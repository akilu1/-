==> flow/design.v <==
`timescale 1ns / 1ps
module B_BCD(
    input      [7:0] binary,
	output reg [3:0] hundreds,
	output reg [3:0] tens,
	output reg [3:0] ones
    );
	integer i;
	always @(*)begin
		hundreds = 4'b0;
		tens     = 4'b0;
		ones     = 4'b0;
		for(i=7;i>=0;i=i-1)begin
			if(hundreds >= 5)
				hundreds = hundreds + 3;
			if(tens >= 5)
				tens = tens + 3;
			if(ones >= 5)
				ones = ones + 3;
			hundreds = hundreds << 1;
			hundreds[0] = tens[3];
			tens = tens << 1;
			tens[0] = ones[3];
			ones = ones << 1;
			ones[0]	= binary[i];
		end
	end
endmodule
`timescale 1ns / 1ps
module DHT11_mod(
	input 				clk,
	input 				rst_n,
	inout 				data,
	output 	reg 		data_rdy,			 
	output 		[7:0] 	humidity_int,		 
	output 		[7:0] 	humidity_float,		 
	output 		[7:0] 	temperature_int,	 
	output 		[7:0] 	temperature_float	 
    ); 
	parameter 	DELAY_1S	=	25'd25_000_000;	 
	reg 	[24:0]	cnt_delay1s;
	always @(posedge clk or negedge rst_n)begin
		if(!rst_n)
			cnt_delay1s <= 25'd0;
		else if(cnt_delay1s == DELAY_1S - 1'b1)
			cnt_delay1s <= 25'd0;
		else 
			cnt_delay1s <= cnt_delay1s + 1'b1;
	end
	wire 	sample_en = (cnt_delay1s == DELAY_1S - 1'b1)? 1'b1: 1'b0; 
	reg sample_en_tmp1,sample_en_tmp2;                             
	always @(posedge clk)                                      
	begin                                                                         
	sample_en_tmp1 <=  sample_en;                               
	sample_en_tmp2 <=  sample_en_tmp1;                          
	end                                                        
	wire sample_pulse = (~sample_en_tmp2) & sample_en_tmp1; 
	reg data_tmp1,data_tmp2;                                    
	always @(posedge clk)                                     
	begin                                                     
	data_tmp1 <=  data;                                      
	data_tmp2 <=  data_tmp1;                                 
	end                                                       
	wire data_pulse = (~data_tmp2) & data_tmp1; 
	reg [3:0] state = 0;
	reg [25:0] power_up_cnt = 0;   
	reg [19:0] wait_18ms_cnt = 0; 
	reg [10:0] wait_40us_cnt = 0;
	reg [39:0] get_data;
	reg [5:0] num = 0; 
	reg data_reg = 1;
	reg link = 0;
	reg rst_n_inside;	 
	reg [27:0] cnt;
	always@(posedge clk or negedge rst_n)begin
		if(!rst_n)
			cnt <= 28'd0;
		else if(cnt == 28'd90_000_000)
			cnt <= 28'd0;
		else 
			cnt <= cnt + 1'b1;
	end
	always@(posedge clk or negedge rst_n)begin
		if(!rst_n)
			rst_n_inside <= 1'b0;
		else if(cnt <= 28'd45_000_000)
			rst_n_inside <= 1'b1;
		else 
			rst_n_inside <= 1'b0;			
	end
	always @(posedge clk or negedge rst_n_inside)               
	begin
		if(!rst_n_inside)
			state <= 0;
		else begin
			case(state)                      
				0  :      begin 
							link <= 0;
							data_reg <= 1; 
							power_up_cnt <= power_up_cnt + 1;
							if(power_up_cnt[25])       
								begin
								power_up_cnt <= 0;
								state <= 1;
								end
						end                   
				1  :      begin               
							data_rdy <= 0;
							if(sample_pulse)  
								begin
								wait_18ms_cnt <= 0;
								link <= 1;
								data_reg <= 0;  
								state <= 2; 
								end
						end
				2  :      begin                                                             
							wait_18ms_cnt <= wait_18ms_cnt + 1;
							if(wait_18ms_cnt[19])
								begin
								wait_18ms_cnt <= 0;
								wait_40us_cnt <= 0;
								link <= 0;       
								data_reg <= 1;
								state <= 3; 
								end 
						end      
				3  :      begin                                           
							wait_40us_cnt <= wait_40us_cnt + 1;  
							if(wait_40us_cnt[10])  
								begin                 
								wait_40us_cnt <= 0; 
								state <= 4; 
								end
						end  
				4  :      begin                                                           
							if(data_pulse)  
								begin                                    
								get_data <= 40'd0;
								num <= 0;
								state <= 5;                           
								end                                      
						end                                           
				5  :      begin                                    
							if(data_pulse)    
								begin           
								wait_40us_cnt <= 0;
								state <= 6;                      
								end                                 
						end
				6  :      begin                                                                          
							wait_40us_cnt <= wait_40us_cnt + 1;     
							if(wait_40us_cnt[10])  
								begin
								wait_40us_cnt <= 0;
								num <= num + 1;
								if(data)
									get_data <= {get_data[38:0],1'b1};                          
								else
											get_data <= {get_data[38:0],1'b0}; 
										if(num == 39)
											begin
												num <= 0;
												data_rdy <= 1;
												state <= 1;  
											end
										else
											state <= 5;  								 
								end      
						end
				default:  state <= 0; 
			endcase
		end
	end 
	reg 	[7:0]	humidity_float_r = 8'd0;
	always @(posedge clk)begin	
		if(humidity_float_r == 0 && humidity_float_r == 8'h0a)
			humidity_float_r <= 8'h05;
		else 
			humidity_float_r <= temperature_float + 2; 
	end
	assign data  = link ? data_reg : 1'bz; 
	assign humidity_int    = get_data[39:32];
	assign 	humidity_float   = humidity_float_r;
	assign temperature_int = get_data[23:16];
	assign 	temperature_float = get_data[15:8];
endmodule
`timescale 1ns / 1ps
module Hex_BCD(
    input   [7:0]	humidity_int,
	input	[7:0]	humidity_float,
	input	[7:0]	temperature_int,
	input	[7:0]	temperature_float,
	output	[3:0]	humidity_decade,	 
	output	[3:0]	humidity_one,		 
	output	[3:0]	humidity_decimal,	 
	output	[3:0]	temperature_decade,	 
	output	[3:0]	temperature_one,	 
	output	[3:0]	temperature_decimal  
    );
	B_BCD humidity_int_inst (
		.binary(humidity_int), 
		.hundreds(), 
		.tens(humidity_decade), 
		.ones(humidity_one)
		);
	B_BCD humidity_float_inst (
		.binary(humidity_float), 
		.hundreds(), 
		.tens(), 
		.ones(humidity_decimal)
		);
	B_BCD temperature_int_inst (
		.binary(temperature_int), 
		.hundreds(), 
		.tens(temperature_decade), 
		.ones(temperature_one)
		);
	B_BCD temperature_float_inst (
		.binary(temperature_float), 
		.hundreds(), 
		.tens(), 
		.ones(temperature_decimal)
		);
endmodule
`timescale 1ns / 1ps
module top_DHT11(
    clk_25MHZ,
	rst_n,
	data,
	temperature_decade,
	humidity_decade,
	humidity_one,
	temperature_one
    );
	wire [7:0] humidity_int;
	wire [7:0] humidity_float;
	wire [7:0] temperature_int;
	wire [7:0] temperature_float;
	input clk_25MHZ,rst_n;
	inout data;
	output wire [3:0] humidity_decade;
	output wire [3:0] humidity_one;
	output wire [3:0] temperature_decade;
	output wire [3:0] temperature_one;
	Hex_BCD U_Hex_BCD (
		.humidity_int(humidity_int), 
		.humidity_float(humidity_float), 
		.temperature_int(temperature_int), 
		.temperature_float(temperature_float), 
		.humidity_decade(humidity_decade), 
		.humidity_one(humidity_one), 
		.humidity_decimal(), 
		.temperature_decade(temperature_decade),     
		.temperature_one(temperature_one),           
		.temperature_decimal()                       
		);                                           
	DHT11_mod U_DHT11_mod (                          
		.clk(clk_25MHZ), 
		.rst_n(rst_n), 
		.data(data), 
		.data_rdy(), 
		.humidity_int(humidity_int), 
		.humidity_float(humidity_float), 
		.temperature_int(temperature_int), 
		.temperature_float(temperature_float)
		);
endmodule
From RTL to reports: top_DHT11. What the tools print for top_DHT11, step after step. Line numbers count from 1 in the design file above. Operators: Yosys type, input widths -> output width; for muxes data width and select width s. Library cell names are shortened. The mark - stands for no value.

Top module: top_DHT11. Clock: clk_25MHZ. Standard-cell library: sky130hd. Corner: tt_025C_1v80.

Word-level counts. Source: Yosys, flattened and elaborated, memories not mapped. Widths are those after wreduce. Registers that Yosys merges into a memory's read port (data or address) are not register bits. Print and check cells do not count. Equal cells are merged and count once.

Bitwise logic cells: 4. The entry for add/sub/neg operators reads 32. For multiply operators the number is 0. Order comparisons: 27. Divide/modulo/power cells: 0. The entry for shifts and indexed selects reads 0. The figure for eq/ne operators is 16. Reductions and logical operators: 12. Under multiplexer cells stands 61.

Operators with widths (number): $ge 4x3->1 const B (22); $pmux 40 s2 (1); $mux 40 (2); $mux 4 (20); $add 4x2->4 const B (12); $mux 3 (14); $pmux 20 s2 (1); $mux 20 (2); $pmux 11 s3 (1); $mux 11 (3); $add 3x2->3 const B (10); $add 28x1->28 const B (1); $le 28x26->1 const B (1); $eq 28x27->1 const B (1); $pmux 4 s7 (1); $mux 28 (1); $add 26x1->26 const B (1); $add 25x1->25 const B (1); $eq 25x25->1 const B (1); $mux 25 (1); $add 20x1->20 const B (1); $mux 6 (3); $ne 2x1->1 const B (7); $eq 4x3->1 const B (3); $reduce_and 4->1 (3); $pmux 6 s2 (1); $add 11x1->11 const B (1); $add 1x2->3 const B (3).

Not listed: further kinds 19, cells in them 33.

Under word-level cells stands 167. For word width x clocked read ports the number is 0. The figure for memories kept is 0. ROM bits: 0. The entry for bits in writable memories reads 0. The entry for bits in registers reads 167. Bits in latches: 0. The figure for input port bits is 2. For output and inout port bits the number is 17.

Logic depth. Depth = most cells in a row (Yosys ltp): at word level without a register or memory, in the mapped netlist without a sequential cell, where the memories' decode and read muxes count.

For depth in word-level cells the number is 14. ABC_AREA: 0. The entry for depth in mapped cells reads 25. The entry for gate-level depth less buffers reads 25.

Mapped cells and area. Source: synth_stat.txt of the flow (Yosys; design flattened, memories mapped). It holds for the ABC_AREA given above (unset counts as 0); a run with the other value may have another netlist. Totals and module areas in this step are rounded.

Cell types: edfxtp_1 (number 104, total area 3.12E+03 µm²); dfrtp_1 (number 57, total area 1.43E+03 µm²); nor2_1 (number 126, total area 472.954 µm²); xor2_1 (number 52, total area 455.437 µm²); xnor2_1 (number 47, total area 411.645 µm²); ha_1 (number 30, total area 375.36 µm²); and3_1 (number 46, total area 287.776 µm²); nand3_1 (number 52, total area 260.25 µm²); o21ai_0 (number 46, total area 230.221 µm²); nand2_1 (number 60, total area 225.216 µm²); a21oi_1 (number 35, total area 175.168 µm²); inv_1 (number 37, total area 138.883 µm²); nand4_1 (number 18, total area 112.608 µm²); or3_1 (number 17, total area 106.352 µm²); mux2i_1 (number 10, total area 100.096 µm²); clkbuf_1 (number 25, total area 93.84 µm²); nand2b_1 (number 13, total area 81.328 µm²); nor2b_1 (number 13, total area 81.328 µm²).

Not listed: further types 60, cells in them 126.

The entry for sequential part of the area reads 4630 µm². The entry for cell count reads 914. The entry for synthesis area reads 9330 µm². For buffers the number is 31. Under mapped flip-flops stands 165.

The figures by module come from a second, unflattened synthesis with its own total; it is not the netlist above.

The entry for cells (unflattened synthesis) reads 1306. The entry for area (unflattened synthesis) reads 12300 µm².

Rows give one instance, submodules left out.

Modules: DHT11_mod (seq. area 4820 µm², times used 1, area 8450 µm², cells 766); B_BCD (seq. area 0.0 µm², times used 4, area 967 µm², cells 135); Hex_BCD (seq. area 0.0 µm², times used 1, area 0.0 µm², cells 0); top_DHT11 (seq. area 0.0 µm², times used 1, area 0.0 µm², cells 0).

Worst setup path after synthesis. Source: OpenSTA report_checks on the synthesized netlist (no wires, ideal clock, input and output delay 20% of the period each), path of least setup slack; recovery checks are left aside. Register names are those of the netlist, which keeps one name where synthesis merged equal registers.

Kind: reg-to-output. Start: register U_DHT11_mod.get_data[21]. End: output port temperature_decade[2]. For required time the number is 9120 ps. Under path slack stands 4261 ps. Under clock period stands 11400 ps. The entry for arrival reads 4859 ps. The entry for delay of the path reads 4859 ps. The figure for stages is 26. Buffers on the path: 0. The figure for launch time at the first pin is 0 ps. Under output delay stands 2280 ps. Under synthesis period reached stands 7139 ps.

"delay of the path" is the arrival time less input delay plus setup time. A path that ends at an output port has no setup time. "stages": output pins that drive a net of the path, with the launching flip-flop's if there is one; two outputs of one cell count as two. "synthesis period reached" = period - worst setup slack (recovery checks aside). The figure is calculated, with input and output delays left at 20% of the set period. Between the ends stands the longest chain of elaborated cells between them, by number of cells; it is not shown to be the way that was timed. Of several equally long chains one is given. A line is the first line of the expression or statement that the cell stems from. Yosys adds cells for indexed reads and writes and turns some case tables into memories. A register here has more assigning lines than the two given.

Cells stage by stage: edfxtp_1 -> inv_1 -> ha_1 -> inv_1 -> ha_1 -> a21oi_1 -> xnor2_1 -> inv_1 -> ha_1 -> nor2b_1 -> a211oi_4 -> nor2_2 -> xnor2_1 -> ha_1 -> nor2b_1 -> inv_1 -> a211oi_1 -> o22ai_1 -> a211oi_2 -> a21oi_1 -> xnor2_1 -> inv_1 -> ha_1 -> nor2b_1 -> o21ai_0 -> mux2i_1. The figure for cells in the longest elaborated chain is 10. For elaborated cells between the ends (all ways) the number is 24. For RTL lines with such cells the number is 4. Classes of those cells: add/sub (8); compare (8); mux (8).

Ends and longest elaborated chain, post-synthesis: start: declaration (line 69) `reg [39:0] get_data;`; start: assignment (line 158) `get_data <= {get_data[38:0],1'b1};`; start: assignment (line 160) `get_data <= {get_data[38:0],1'b0};`; $add 4x2->4 (line 19) `ones = ones + 3;`; $mux 4 (line 18) `if(ones >= 5)`; $ge 4x3->1 (line 18); $mux 4 (line 18); $ge 4x3->1 (line 18); $mux 4 (line 18); $add 4x2->4 (line 19); $mux 4 (line 18); $add 3x2->3 (line 17) `tens = tens + 3;`; $mux 3 (line 16) `if(tens >= 5)`; end: declaration (line 244) `output wire [3:0] temperature_decade;`.

Worst path after layout. From the final timing report of run 1: the path of least setup slack in the routed layout; clock arrival at registers is part of the times. The report prints the path's times to 10 ps; the period is as set.

Kind: reg-to-output. Start: register U_DHT11_mod.get_data[21]. End: output port temperature_decade[2]. Under path slack stands 3370 ps. Buffers on the path: 1. Under clock period stands 12800 ps. For required time the number is 10240 ps. The figure for stages is 27. The entry for arrival reads 6870 ps. Under output delay stands 2560 ps. The figure for launch time at the first pin is 410 ps.

Between the ends stands the longest chain of elaborated cells between them, by number of cells; it is not shown to be the way that was timed. Of several equally long chains one is given. A register here has more assigning lines than the two given.

Cells stage by stage: edfxtp_1 -> inv_1 -> ha_1 -> inv_1 -> ha_1 -> a21oi_1 -> xnor2_1 -> inv_1 -> ha_1 -> nor2b_1 -> a211oi_4 -> nor2_2 -> xnor2_1 -> ha_1 -> nor2b_1 -> inv_1 -> a211oi_1 -> o22ai_1 -> a211oi_2 -> a21oi_1 -> xnor2_1 -> inv_1 -> ha_1 -> nor2b_1 -> o21ai_0 -> mux2i_1 -> clkdlybuf4s50_1. The figure for cells in the longest elaborated chain is 10. For elaborated cells between the ends (all ways) the number is 24. For RTL lines with such cells the number is 4. Classes of those cells: add/sub (8); compare (8); mux (8).

Ends and longest elaborated chain, post-layout: start: declaration (line 69) `reg [39:0] get_data;`; start: assignment (line 158) `get_data <= {get_data[38:0],1'b1};`; start: assignment (line 160) `get_data <= {get_data[38:0],1'b0};`; $add 4x2->4 (line 19) `ones = ones + 3;`; $mux 4 (line 18) `if(ones >= 5)`; $ge 4x3->1 (line 18); $mux 4 (line 18); $ge 4x3->1 (line 18); $mux 4 (line 18); $add 4x2->4 (line 19); $mux 4 (line 18); $add 3x2->3 (line 17) `tens = tens + 3;`; $mux 3 (line 16) `if(tens >= 5)`; end: declaration (line 244) `output wire [3:0] temperature_decade;`.

# Flow runs of top_DHT11

Top module top_DHT11; platform sky130hd; tools Yosys and OpenROAD; 2 stored runs in no particular order. Input and output delays are each 20% of the period that was set; the output load is 0.01 pF. By "time used up by the worst setup path" is meant the share of the clock period that the worst setup path is allowed (20% is reserved at inputs, 20% at outputs), minus its slack. Clock arrival times at its registers enter into it. By "overall power" is meant OpenSTA's value without simulated activity: inputs other than the clock are taken to toggle once in ten clock periods, and the tool carries that through the logic. "time used up by the worst setup path" is given in steps of 10 ps. Measured values are rounded.

Files of run 1:
==> flow/run.sh <==
#!/bin/bash
# the make line also repeats the synthesis and layout settings of config.mk as NAME=value (left out here)
make -C /OpenROAD-flow-scripts/flow DESIGN_CONFIG=/design/flow/config.mk WORK_HOME=/design/flow/orfs CLKGATE_MAP_FILE= finish
==> flow/config.mk <==
export PLATFORM = sky130hd
export DESIGN_NAME = top_DHT11
export DESIGN_NICKNAME = top_DHT11
export VERILOG_FILES = /design/flow/design.v
export SDC_FILE = /design/flow/constraint.sdc
export NUM_CORES = 4
export LEC_CHECK = 0
export CAP_MARGIN = 20
export CELL_PAD_IN_SITES_DETAIL_PLACEMENT = 0
export CORE_ASPECT_RATIO = 0.88
export CORE_MARGIN = 2
export CORE_UTILIZATION = 47
export CTS_CLUSTER_DIAMETER = 181
export GPL_ROUTABILITY_DRIVEN = 1
export MIN_ROUTING_LAYER = met1
export PLACE_DENSITY_LB_ADDON = 0.08
export SETUP_SLACK_MARGIN = 1.08
export SLEW_MARGIN = 20
==> flow/constraint.sdc <==
create_clock -name core_clock -period 12.8 [get_ports {clk_25MHZ}]
set_input_delay 2.5600 -clock core_clock [delete_from_list [all_inputs] [get_ports {clk_25MHZ}]]
set_output_delay 2.5600 -clock core_clock [all_outputs]
set_load 0.01 [all_outputs]

Results of run 1. The overall power stands at 1850 µW. The chip area in the Yosys report reads 9330 µm². The measured time used up by the worst setup path is 6870 ps. Critical path type: reg-to-output. The setup slack of the worst path stands at 3370 ps. The measured overall die area is 21000 µm². The final design utilization reads 52.9%. For the standard-cell area of the final layout the run shows 10300 µm².

Files of run 2:
==> flow/run.sh <==
#!/bin/bash
# the make line also repeats the synthesis and layout settings of config.mk as NAME=value (left out here)
make -C /OpenROAD-flow-scripts/flow DESIGN_CONFIG=/design/flow/config.mk WORK_HOME=/design/flow/orfs CLKGATE_MAP_FILE= finish
==> flow/config.mk <==
export PLATFORM = sky130hd
export DESIGN_NAME = top_DHT11
export DESIGN_NICKNAME = top_DHT11
export VERILOG_FILES = /design/flow/design.v
export SDC_FILE = /design/flow/constraint.sdc
export NUM_CORES = 4
export LEC_CHECK = 0
export CAP_MARGIN = 20
export CORE_MARGIN = 2
export CORE_UTILIZATION = 40
export SLEW_MARGIN = 20
==> flow/constraint.sdc <==
create_clock -name core_clock -period 10.0 [get_ports {clk_25MHZ}]
set_input_delay 2.0000 -clock core_clock [delete_from_list [all_inputs] [get_ports {clk_25MHZ}]]
set_output_delay 2.0000 -clock core_clock [all_outputs]
set_load 0.01 [all_outputs]

Results of run 2. The overall power stands at 2330 µW. The chip area in the Yosys report reads 9330 µm². The measured overall die area is 24600 µm². For the standard-cell area of the final layout the run shows 10400 µm². The final design utilization reads 45.5%. The measured time used up by the worst setup path is 6760 ps. Critical path type: reg-to-output. The setup slack of the worst path stands at 1240 ps.
