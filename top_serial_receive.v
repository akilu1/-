==> flow/design.v <==
`timescale 1ns / 1ps
module serial_receive(
	input 				clk,		 
	input 				rst_n,		 
	input 				rs232_rx,	 
	output	reg [55:0] 	chepai_data
);
	wire 	[7:0]	data_byte;	 
	wire 			rx_done;	 
	uart_receive U_uart_receive(
		.mclk			(clk),		 
		.rst_n			(rst_n),
		.baud_set		(3'd4), 	 
		.rs232_rx		(rs232_rx),
		.rx_done		(rx_done),
		.uart_state		(),
		.data_byte		(data_byte)
	);
	always@(posedge clk or negedge rst_n)begin
		if(!rst_n)
			chepai_data <= 'd0;
		else if(rx_done)
			chepai_data <= {chepai_data[47:0],data_byte};
		else 
			chepai_data <= chepai_data;
	end
endmodule
`timescale 1ns / 1ps
module top_serial_receive(
	input 			clk,		 
	input 			rst_n,		 
	input 			rs232_rx,	 
	output	[55:0] 	chepai_data	 
);
	serial_receive U_1(
		.clk(clk),			 
		.rst_n(rst_n),				 
		.rs232_rx(rs232_rx),		 
		.chepai_data(chepai_data)
	);
endmodule
`timescale 1ns / 1ps
module uart_receive(
		mclk,
		rst_n,
		baud_set,
		rs232_rx,
		data_byte,
		uart_state,
		rx_done
    );
	input mclk;
	input rst_n;
	input rs232_rx;
	input [2:0] baud_set;
	output reg rx_done;
	output reg uart_state;
	output reg [7:0]data_byte;
	reg [8:0] bps_cntmax;   
	reg s0_rs232_rx,s1_rs232_rx;       
	reg tmp0_rs232_rx,tmp1_rs232_rx;   
	wire nedege;
	reg [2:0] start_wei,stop_wei;
	reg [3:0] r_data_byte [7:0];
	reg [8:0] bps_cnt;
	reg bps_mclk;
	reg [7:0] bps_cnt1;   
	always@(posedge mclk or negedge rst_n)    
	begin
		if(~rst_n)
		begin
			s0_rs232_rx <= 1'b0;
			s1_rs232_rx <= 1'b0;
		end
		else 
		begin
			s0_rs232_rx <= rs232_rx;
			s1_rs232_rx <= s0_rs232_rx;
		end
	end
	always@(posedge mclk or negedge rst_n)    
	begin
		if(~rst_n)
		begin
			tmp0_rs232_rx <= 1'b0;
			tmp1_rs232_rx <= 1'b0;
		end
		else 
		begin
			tmp0_rs232_rx <= s1_rs232_rx;
			tmp1_rs232_rx <= tmp0_rs232_rx;
		end
	end
	assign nedege = ~tmp0_rs232_rx && tmp1_rs232_rx;
	always@(posedge mclk or negedge rst_n)
	begin
		if(~rst_n)
			bps_cntmax <= 9'd325-1'b1;
		else 
		begin
			case(baud_set)
				0:bps_cntmax <= 9'd325-1'b1;    
				1:bps_cntmax <= 9'd163-1'b1;    
				2:bps_cntmax <= 9'd81-1'b1;    
				3:bps_cntmax <= 9'd54-1'b1;     
				4:bps_cntmax <= 9'd27-1'b1;     
				default:bps_cntmax <= 9'd325-1'b1;
			endcase
		end
	end
	always@(posedge mclk or negedge rst_n)    
	begin
		if(~rst_n)
			bps_cnt <= 9'd0;
		else if(uart_state)
			begin
				if(bps_cnt==bps_cntmax)
					bps_cnt <= 9'd0;
				else 
					bps_cnt <= bps_cnt+1'b1;
			end
		else
			bps_cnt <= 9'd0;
	end
	always@(posedge mclk or negedge rst_n)  
	begin
		if(~rst_n)
			bps_mclk <= 1'b0;
		else if(bps_cnt==9'd1)
			bps_mclk <= 1'b1;
		else
			bps_mclk <= 1'b0;
	end
	always@(posedge mclk or negedge rst_n)
	begin
		if(~rst_n)
			bps_cnt1 <= 8'd0;
		else if(bps_cnt1==8'd159||(bps_cnt1==8'd12&&(start_wei>2)))  
			bps_cnt1 <= 8'd0;
		else if(bps_mclk==1)
			bps_cnt1 <= bps_cnt1+1'b1;
		else
			bps_cnt1 <= bps_cnt1;
	end
	always@(posedge mclk or negedge rst_n)
	begin
		if(~rst_n)
			rx_done <= 1'b0;
		else if(bps_cnt1==8'd159)
			rx_done <= 1'b1;
		else
			rx_done <=1'b0;
	end
	always@(posedge mclk or negedge rst_n)
	begin
		if(~rst_n)
			uart_state <= 1'b0;
		else if(nedege)
			uart_state <= 1'b1;
		else if(rx_done||(bps_cnt1==8'd12 && (start_wei>2)))
			uart_state <= 1'b0;
		else
			uart_state <= uart_state;
	end
	always@(posedge mclk or negedge rst_n)
	begin
		if(~rst_n)
		begin
			start_wei <= 3'd0;
			r_data_byte[0] <= 3'd0;
			r_data_byte[1] <= 3'd0;
			r_data_byte[2] <= 3'd0;
			r_data_byte[3] <= 3'd0;
			r_data_byte[4] <= 3'd0;
			r_data_byte[5] <= 3'd0;
			r_data_byte[6] <= 3'd0;
			r_data_byte[7] <= 3'd0;
			stop_wei  <= 3'd0;
		end
		else if(bps_mclk)
		begin
			case(bps_cnt1)
				0:	begin
						start_wei <= 3'd0;
						r_data_byte[0] <= 3'd0;
						r_data_byte[1] <= 3'd0;
						r_data_byte[2] <= 3'd0;
						r_data_byte[3] <= 3'd0;
						r_data_byte[4] <= 3'd0;
						r_data_byte[5] <= 3'd0;
						r_data_byte[6] <= 3'd0;
						r_data_byte[7] <= 3'd0;
						stop_wei  <= 3'd0;
					end
				6,7,8,9,10,11:start_wei <= start_wei + s1_rs232_rx;
				22,23,24,25,26,27:r_data_byte[0] <= r_data_byte[0] + s1_rs232_rx;
				38,39,40,41,42,43:r_data_byte[1] <= r_data_byte[1] + s1_rs232_rx;
				54,55,56,57,58,59:r_data_byte[2] <= r_data_byte[2] + s1_rs232_rx;
				70,71,72,73,74,75:r_data_byte[3] <= r_data_byte[3] + s1_rs232_rx;
				86,87,88,89,90,91:r_data_byte[4] <= r_data_byte[4] + s1_rs232_rx;
				102,103,104,105,106,107:r_data_byte[5] <= r_data_byte[5] + s1_rs232_rx;
				118,119,120,121,122,123:r_data_byte[6] <= r_data_byte[6] + s1_rs232_rx;
				134,135,136,137,138,139:r_data_byte[7] <= r_data_byte[7] + s1_rs232_rx;
				150,151,152,153,154,155:stop_wei <= stop_wei + s1_rs232_rx;
				default:	begin
								start_wei <= start_wei;
								r_data_byte[0] <= r_data_byte[0];
								r_data_byte[1] <= r_data_byte[1];
								r_data_byte[2] <= r_data_byte[2];
								r_data_byte[3] <= r_data_byte[3];
								r_data_byte[4] <= r_data_byte[4];
								r_data_byte[5] <= r_data_byte[5];
								r_data_byte[6] <= r_data_byte[6];
								r_data_byte[7] <= r_data_byte[7];
								stop_wei  <= stop_wei;
							end
			endcase
		end
	end
	always@(posedge mclk or negedge rst_n)
	begin
		if(~rst_n)
			data_byte <= 8'd0;
		else if(bps_cnt1==8'd159)
		begin
			data_byte[0] <= (r_data_byte[0]>3'd3)? 1 : 0 ;
			data_byte[1] <= (r_data_byte[1]>3'd3)? 1 : 0 ;
			data_byte[2] <= (r_data_byte[2]>3'd3)? 1 : 0 ;
			data_byte[3] <= (r_data_byte[3]>3'd3)? 1 : 0 ;
			data_byte[4] <= (r_data_byte[4]>3'd3)? 1 : 0 ;
			data_byte[5] <= (r_data_byte[5]>3'd3)? 1 : 0 ;
			data_byte[6] <= (r_data_byte[6]>3'd3)? 1 : 0 ;
			data_byte[7] <= (r_data_byte[7]>3'd3)? 1 : 0 ;
		end
	end
endmodule
# Step by step through the tools: top_serial_receive
# What the tools print for top_serial_receive, step after step.
# Lines are those of the file above, counted from 1.
# Library cell names are shortened.
# The mark n/a stands for no value.
# inputs
design,top_serial_receive
clock,clk
lib,sky130hd
pvt_corner,tt_025C_1v80

# After elaboration
# Counts by Yosys on the flattened word-level netlist (proc, flatten, opt, wreduce). Print and check cells are left out. Cells with the same type and inputs are merged into one.
# op_classes
reduce_logical,34
compare,9
muxes,25
eq_ne,58
bitwise,1
n_addsub,11
# ops
cell,n
8-bit by 7-bit == test with 1-bit output with constant B,24
8-bit by 6-bit == test with 1-bit output with constant B,12
4-bit parallel mux with 2-bit select,8
8-bit == test with constant B,7
6-bit OR reduction,9
8-bit by 5-bit == test with 1-bit output with constant B,6
8-bit by 4-bit == test with 1-bit output with constant B,5
4-bit by 1-bit adder with 4-bit output,8
4-bit by 2-bit greater-than comparator with 1-bit output with constant B,8
2-bit nonzero test,11
2-bit AND reduction,9
9-bit 2-to-1 mux,2
8-bit by 3-bit == test with 1-bit output with constant B,2
8-bit 2-to-1 mux,2
1-bit 2-to-1 mux,12
9-bit by 1-bit adder with 9-bit output with constant B,1
9-bit by 1-bit == test with 1-bit output with constant B,1
9-bit == test,1
8-bit by 1-bit adder with 8-bit output with constant B,1
8-bit zero test,1
3-bit parallel mux with 2-bit select,1
3-bit by 1-bit adder with 3-bit output,1
3-bit by 2-bit greater-than comparator with 1-bit output with constant B,1
1-bit logical AND,2
1-bit logical OR,2
1-bit NOT,1
# bits
word_cells,166
input_bits,3
reg_bits,129

# Depth
# Depth = most cells in a row (Yosys ltp): at word level without a register or memory, in the mapped netlist without a sequential cell, where the memories' decode and read muxes count.
# logic_depth
ltp_word,5
abc_area,1
mapped_depth,9

# After synthesis
# The flow's flattened synthesis, as Yosys stat reports it; memories are mapped. The netlist is that of the ABC_AREA named above (0 if unset); the other value can give another one.
# types
cell,n,area_total_um2
dfrtp_1,124,3.1E+03
nand2_1,171,641.866
o21ai_0,74,370.355
nand3_1,64,320.307
ha_1,24,300.288
inv_1,67,251.491
xnor2_1,18,157.651
nor2_1,41,153.898
nand4_1,15,93.84
xor2_1,6,52.55
clkbuf_1,10,37.536
buf_2,7,35.034
nand3_2,3,30.029
dfstp_2,1,26.275
nand4_4,1,21.27
nor3_1,4,20.019
a21oi_1,3,15.014
buf_4,2,15.014
# Other cell types: 10; their cells: 15.
# mapped
synth_area_mm2,0.005738
seq_area_mm2,0.0031293
ff_cells,125
mapped_cells,650

# Worst setup path after synthesis
# OpenSTA on the mapped netlist: ideal clock, no wires. The path of least setup slack (recovery checks aside). Input and output delay are each 20% of the period. Register names are those of the netlist, which keeps one name where synthesis merged equal registers.
# synth_timing
path_kind,register to register
from,register U_1.U_uart_receive.bps_cnt1[0]
to,register U_1.U_uart_receive.start_wei[0]
driving_pins,10
path_delay_ns,1.473
period_ns,1.79
arrival_ns,1.356
setup_slack_ns,0.316
launch_ns,0.000
period_less_setup_slack_ns,1.474
# "path_delay_ns" = arrival - input delay + setup time.
# "driving_pins" counts driving pins, that of a launching flip-flop among them; a cell with two outputs on the path counts twice.
# "period_less_setup_slack_ns" is the clock period less the worst setup slack; recovery checks do not enter. This is arithmetic on one report: input and output delays are still those of the set period (20% each).
# The rows between start and end are the longest chain of elaborated cells between them; the timing report does not say that the signal goes this way. Where chains are equally long, one stands for them.
# Each line given opens the expression or statement behind the cell; cells for indexed reads and writes are added by Yosys, which also makes memories of some case tables.
# At most two assigning lines are given for a register; there are more.
# synth_between
path_cell_list,dfrtp_1 > inv_1 > ha_1 > o21ai_0 > nand2_2 > buf_4 > nand3_2 > inv_1 > nand3_1 > nand2_1
elab_chain_cells,4
cells_between,11
cone_lines,1
# synth_rtl
element,line_no,text
from (decl),67,reg [7:0] bps_cnt1;
from (assign),141,bps_cnt1 <= bps_cnt1+1'b1;
from (assign),143,bps_cnt1 <= bps_cnt1;
8-bit by 3-bit == test with 1-bit output,182,case(bps_cnt1)
6-bit OR reduction,182,
2-bit nonzero test,n/a,
2-bit AND reduction,n/a,
to (assign),195,"6,7,8,9,10,11:start_wei <= start_wei + s1_rs232_rx;"
to (assign),206,start_wei <= start_wei;
to (decl),63,"reg [2:0] start_wei,stop_wei;"

# Design top_serial_receive on sky130hd. What follows are 2 stored runs of the flow, each under its own settings; their order means nothing. The constraints put input and output delay at 20% of the set period each and load the outputs with 0.01 pF.
# Among the settings, . means not set for that run.
run name,period_ns,CORE_UTILIZATION,SETUP_SLACK_MARGIN,PLACE_DENSITY_LB_ADDON,CORE_ASPECT_RATIO,CORE_MARGIN,CELL_PAD_IN_SITES_GLOBAL_PLACEMENT,TNS_END_PERCENT,ABC_AREA,GPL_TIMING_DRIVEN,MAX_ROUTING_LAYER,CAP_MARGIN,SLEW_MARGIN,CELL_PAD_IN_SITES_DETAIL_PLACEMENT,CTS_CLUSTER_SIZE,CTS_CLUSTER_DIAMETER
entry A,1.61,61,0.04,0.23,0.55,9,3,55,1,1,met4,20,20,.,.,.
entry B,2.97,65,.,0.3,.,2,.,60,.,0,met5,35,35,2,77,318
# Entry A: no final report: placement broke off with FLW-0024
# Entry B: no final report: placement broke off with DPL-0033
